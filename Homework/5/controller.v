==> flow/design.v <==
`timescale 1ns/1ps
module sram_controller
#(
    parameter integer FREQ_MHZ   = 100,
    parameter integer tREAD_NS   = 10,
    parameter integer tWRITE_NS  = 8
)
(
    input  wire         clk,           
    input  wire         rst,           
    input  wire         memRead,       
    input  wire         memWrite,      
    input  wire [8:0]   addrTarget,    
    input  wire [31:0]  dataIn,        
    output reg  [31:0]  dataOut,       
    output reg          ready,         
    output reg  [8:0]   addr,          
    inout  wire [15:0]  data,          
    output wire         CE,            
    output wire         OE,            
    output reg          WE,            
    output wire         UB,            
    output wire         LB             
);
    function integer ns_to_cycles(input integer ns);
        integer tmp;
    begin
        tmp = (ns * FREQ_MHZ + 999) / 1000;  
        if (tmp < 1) tmp = 1;
        ns_to_cycles = tmp + 1;  
    end
    endfunction
    localparam integer READ_WAIT_CYC  = ns_to_cycles(tREAD_NS);
    localparam integer WRITE_WAIT_CYC = ns_to_cycles(tWRITE_NS);
    localparam integer MAX_WAIT = (READ_WAIT_CYC > WRITE_WAIT_CYC) ? READ_WAIT_CYC : WRITE_WAIT_CYC;
    localparam integer WAIT_W   = $clog2(MAX_WAIT + 1);  
    assign CE = 1'b0;  
    assign OE = 1'b0;  
    assign UB = 1'b0;  
    assign LB = 1'b0;  
    reg  [15:0] data_out16;  
    wire [15:0] data_in16;   
    reg         drive_bus;   
    assign data      = drive_bus ? data_out16 : 16'hzzzz;  
    assign data_in16 = data;  
    localparam [3:0]
        S_IDLE        = 4'd0,   
        S_W_LO_SETUP  = 4'd1,   
        S_W_LO_WAIT   = 4'd2,   
        S_W_HI_SETUP  = 4'd3,   
        S_W_HI_WAIT   = 4'd4,   
        S_W_DONE      = 4'd5,   
        S_R_LO_SETUP  = 4'd6,   
        S_R_LO_WAIT   = 4'd7,   
        S_R_LO_SAMPLE = 4'd8,   
        S_R_HI_SETUP  = 4'd9,   
        S_R_HI_WAIT   = 4'd10,  
        S_R_HI_SAMPLE = 4'd11,  
        S_R_DONE      = 4'd12;  
    reg [3:0]  state, next_state;      
    reg [WAIT_W-1:0] wait_cnt;         
    reg [15:0] read_lo, read_hi;       
    always @(posedge clk or posedge rst) begin
        if (rst) begin
            state     <= S_IDLE;       
            wait_cnt  <= {WAIT_W{1'b0}};  
        end else begin
            state     <= next_state;   
        end
    end
    wire wait_done = (wait_cnt == 0);  
    always @(posedge clk or posedge rst) begin
        if (rst) begin
            wait_cnt <= 0;  
        end else begin
            case (state)
                S_W_LO_WAIT, S_W_HI_WAIT, S_R_LO_WAIT, S_R_HI_WAIT:
                    wait_cnt <= wait_done ? 0 : wait_cnt - 1;  
                default: begin
                    if (next_state == S_W_LO_WAIT) wait_cnt <= WRITE_WAIT_CYC - 1;
                    else if (next_state == S_W_HI_WAIT) wait_cnt <= WRITE_WAIT_CYC - 1;
                    else if (next_state == S_R_LO_WAIT) wait_cnt <= READ_WAIT_CYC - 1;
                    else if (next_state == S_R_HI_WAIT) wait_cnt <= READ_WAIT_CYC - 1;
                    else wait_cnt <= 0;
                end
            endcase
        end
    end
    always @(posedge clk or posedge rst) begin
        if (rst) begin
            ready      <= 1'b1;        
            addr       <= 9'd0;        
            WE         <= 1'b1;        
            drive_bus  <= 1'b0;        
            data_out16 <= 16'h0000;    
            dataOut    <= 32'h0000_0000;  
            read_lo    <= 16'h0000;    
            read_hi    <= 16'h0000;
        end else begin
            case (next_state)
                S_IDLE: begin
                    ready      <= 1'b1;    
                    WE         <= 1'b1;    
                    drive_bus  <= 1'b0;    
                end
                S_W_LO_SETUP: begin
                    ready      <= 1'b0;    
                    addr       <= addrTarget;  
                    data_out16 <= dataIn[15:0];  
                    WE         <= 1'b0;    
                    drive_bus  <= 1'b1;    
                end
                S_W_LO_WAIT: begin
                end
                S_W_HI_SETUP: begin
                    addr       <= addrTarget + 1'b1;  
                    data_out16 <= dataIn[31:16];  
                    WE         <= 1'b0;
                    drive_bus  <= 1'b1;
                end
                S_W_HI_WAIT: begin
                end
                S_W_DONE: begin
                    WE         <= 1'b1;    
                    drive_bus  <= 1'b0;    
                    ready      <= 1'b1;    
                end
                S_R_LO_SETUP: begin
                    ready      <= 1'b0;    
                    addr       <= addrTarget;  
                    WE         <= 1'b1;    
                    drive_bus  <= 1'b0;    
                end
                S_R_LO_WAIT: begin
                end
                S_R_LO_SAMPLE: begin
                    read_lo <= data_in16;  
                end
                S_R_HI_SETUP: begin
                    addr       <= addrTarget + 1'b1;  
                    WE         <= 1'b1;
                    drive_bus  <= 1'b0;
                end
                S_R_HI_WAIT: begin
                end
                S_R_HI_SAMPLE: begin
                    read_hi <= data_in16;  
                end
                S_R_DONE: begin
                    dataOut <= {read_hi, read_lo};  
                    ready   <= 1'b1;   
                end
                default: ;
            endcase
        end
    end
    always @* begin
        next_state = state;
        case (state)
            S_IDLE: begin
                if (memWrite)       next_state = S_W_LO_SETUP;
                else if (memRead)   next_state = S_R_LO_SETUP;
                else                next_state = S_IDLE;
            end
            S_W_LO_SETUP:  next_state = S_W_LO_WAIT;
            S_W_LO_WAIT:   next_state = wait_done ? S_W_HI_SETUP : S_W_LO_WAIT;
            S_W_HI_SETUP:  next_state = S_W_HI_WAIT;
            S_W_HI_WAIT:   next_state = wait_done ? S_W_DONE : S_W_HI_WAIT;
            S_W_DONE:      next_state = S_IDLE;
            S_R_LO_SETUP:  next_state = S_R_LO_WAIT;
            S_R_LO_WAIT:   next_state = wait_done ? S_R_LO_SAMPLE : S_R_LO_WAIT;
            S_R_LO_SAMPLE: next_state = S_R_HI_SETUP;
            S_R_HI_SETUP:  next_state = S_R_HI_WAIT;
            S_R_HI_WAIT:   next_state = wait_done ? S_R_HI_SAMPLE : S_R_HI_WAIT;
            S_R_HI_SAMPLE: next_state = S_R_DONE;
            S_R_DONE:      next_state = S_IDLE;
            default:       next_state = S_IDLE;
        endcase
    end
endmodule
Reports on sram_controller
The steps from the RTL of sram_controller to its reports follow in flow order.
Lines are those of the file above, counted from 1.
Library cell names are shortened.
The mark - stands for no value.
- design top: sram_controller
- clock input: clk
- library: sky130hd
- corner: tt_025C_1v80

After elaboration
Source: Yosys, flattened and elaborated, memories not mapped. Widths are those after wreduce. Registers that Yosys merges into a memory's read port (data or address) are not register bits. Print and check cells do not count.
- register bits after elaboration: 96
- input bits at 45
- output and inout bits at 63
- multiplexer cells: 9
- $add $sub $neg: 1
- equal/unequal tests: 18
- noted reduce/logical cells: 11
- operator list (operator ; count):
    parallel mux 4 bit (select 11 bit) ; 1
    == test 4 bit with constant B ; 8
    parallel mux 16 bit (select 2 bit) ; 1
    == test 4 x 3 -> 1 bit with constant B ; 5
    parallel mux 9 bit (select 2 bit) ; 1
    two-way mux 16 bit ; 1
    == test 4 x 2 -> 1 bit with constant B ; 3
    adder 9 x 1 -> 9 bit with constant B ; 1
    nonzero test 2 bit ; 4
    == test 4 x 1 -> 1 bit with constant B ; 2
    logical NOT 4 bit ; 2
    OR reduction 2 bit ; 3
    two-way mux 3 bit ; 2
    parallel mux 1 bit (select 2 bit) ; 3
    OR reduction 4 bit ; 1
    OR reduction 3 bit ; 1

Logic depth
Depth = most cells in a row (Yosys ltp): at word level without a register or memory, in the mapped netlist without a sequential cell, where the memories' decode and read muxes count.
- depth in word-level cells: 6
- ABC_AREA: 0
- noted gate-level depth with buffers: 8
- gate-level depth less buffers at 6

Netlist
The flow's flattened synthesis, as Yosys stat reports it; memories are mapped. The netlist is that of the ABC_AREA named above (0 if unset); the other value can give another one.
- cells by type (type ; count ; total area (um^2)):
    dfrtp_1 ; 101 ; 2.53E+03
    mux2_4 ; 30 ; 450.432
    mux2_2 ; 34 ; 382.867
    o22ai_1 ; 20 ; 125.12
    o21ai_0 ; 19 ; 95.091
    nand2_1 ; 24 ; 90.086
    dfstp_2 ; 3 ; 78.826
    nor4_4 ; 3 ; 63.811
    xnor2_1 ; 7 ; 61.309
    a21oi_1 ; 12 ; 60.058
    buf_6 ; 5 ; 56.304
    nand3_1 ; 7 ; 35.034
    nor2_1 ; 9 ; 33.782
    buf_4 ; 4 ; 30.029
    nor4_1 ; 4 ; 25.024
    buf_2 ; 4 ; 20.019
    mux2i_1 ; 2 ; 20.019
    nand3_2 ; 2 ; 20.019
Not listed: further types 24, cells in them 33.
- cell area after synthesis at 4411.7 um^2
- buffers at 18
- flip-flop cells: 104
- sequential area: 2606.2 um^2
- cell count at 323

Timing after synthesis
OpenSTA on the mapped netlist: ideal clock, no wires. The path of least setup slack (recovery checks aside). Input and output delay are each 20% of the period. Register names are those of the netlist, which keeps one name where synthesis merged equal registers.
- path type: flip-flop to flip-flop
- from: register state
- to: register read_lo[0]
- noted driving pins on the path: 6
- path delay: 2085 ps
- setup slack at 485 ps
- library setup time at 125 ps
- noted clock period: 2570 ps
- required time at 2445 ps
- noted arrival time: 1960 ps
- synthesis period reached: 2085 ps
"path delay" = arrival - input delay + setup time.
"driving pins on the path": output pins that drive a net of the path, with the launching flip-flop's if there is one; two outputs of one cell count as two.
"synthesis period reached" is the clock period less the worst setup slack; recovery checks do not enter. This is arithmetic on one report: input and output delays are still those of the set period (20% each).
An end named without its bit number is one bit of that signal or, where synthesis recoded a state register, one of its new flip-flops.
- cells stage by stage: dfrtp_1 > nor4_4 > nand2_2 > nor4_4 > buf_6 > mux2_2
- ends and longest elaborated chain, post-synthesis (element ; line ; source):
    start, declared ; 60 ; reg [3:0]  state, next_state;
    start, assigned ; 65 ; state     <= S_IDLE;
    start, assigned ; 68 ; state     <= next_state;
    end, assigned ; 97 ; read_lo    <= 16'h0000;
    end, assigned ; 137 ; read_lo <= data_in16;
    end, declared ; 62 ; reg [15:0] read_lo, read_hi;
No chain of elaborated cells between the ends is given.

Timing after layout
Path of least setup slack in the final report of stored run 1 (OpenROAD, finished layout, wires in). Where an end is a register, its clock arrival counts in the times.
The report prints the path's times to 10 ps; the period is as set.
- path type: input port to flip-flop
- from: input memWrite
- to: register dataOut[6]
- noted clock period: 3800 ps
- required time at 4030 ps
- noted arrival time: 2900 ps
- setup slack at 1120 ps
- noted driving pins on the path: 6
- input delay: 760 ps
- library setup time at 110 ps
The rows between start and end are the longest chain of elaborated cells between them; the timing report does not say that the signal goes this way. Where chains are equally long, one stands for them.
A line is the first line of the expression or statement that the cell stems from. Yosys adds cells for indexed reads and writes and turns some case tables into memories.
- cells stage by stage: clkdlybuf4s50_1 > nand3b_1 > nand3_1 > or4_2 > buf_12 > mux2_4
- length of the longest elaborated chain at 3
- elaborated cells between the ends (all ways): 3
- RTL lines with such cells: 3
- ends and longest elaborated chain, post-layout (element ; line ; source):
    start, declared ; 12 ; input  wire         memWrite,
    two-way mux 3 bit ; 161 ; if (memWrite)       next_state = S_W_LO_SETUP;
    parallel mux 4 bit (select 11 bit) ; 159 ; case (state)
    == test 4 bit ; 100 ; case (next_state)
    end, assigned ; 96 ; dataOut    <= 32'h0000_0000;
    end, assigned ; 150 ; dataOut <= {read_hi, read_lo};
    end, declared ; 15 ; output reg  [31:0]  dataOut,

Below are 2 stored runs of the flow (Yosys, OpenROAD; platform sky130hd) on sram_controller, each with its settings and what was measured, unordered. Constraints: input delay and output delay 20% of the set period each, output load 0.01 pF.
"power" is the tool's figure for a default switching activity; nothing was simulated.

Stored run 1
Settings were period_ns = 3.8; CORE_UTILIZATION = 19; SETUP_SLACK_MARGIN = -0.15; PLACE_DENSITY_LB_ADDON = 0.28; TNS_END_PERCENT = 30; GPL_TIMING_DRIVEN = 1; CTS_CLUSTER_SIZE = 44; CAP_MARGIN = 20; CORE_MARGIN = 2; SLEW_MARGIN = 20
- die area at 24,454.7 um^2
- post-route setup TNS: 0 ps
- noted the utilization after layout: 26.0%
- power: 2,173 µW
- synthesis area: 4,411.7 um^2
- noted the setup slack of the worst path: 1,124 ps
- worst hold slack after layout: 406 ps

Stored run 2
Settings were period_ns = 2.43; CORE_UTILIZATION = 69; SETUP_SLACK_MARGIN = 0.15; CORE_MARGIN = 7; CELL_PAD_IN_SITES_GLOBAL_PLACEMENT = 0; TNS_END_PERCENT = 70; CTS_CLUSTER_SIZE = 92; CTS_CLUSTER_DIAMETER = 75; CAP_MARGIN = 20; MIN_ROUTING_LAYER = met2; SLEW_MARGIN = 20
- die area at 8,828.5 um^2
- post-route setup TNS: 0 ps
- noted the utilization after layout: 93.4%
- power: 3,051 µW
- synthesis area: 4,411.7 um^2
- noted the setup slack of the worst path: 81 ps
- worst hold slack after layout: 224 ps
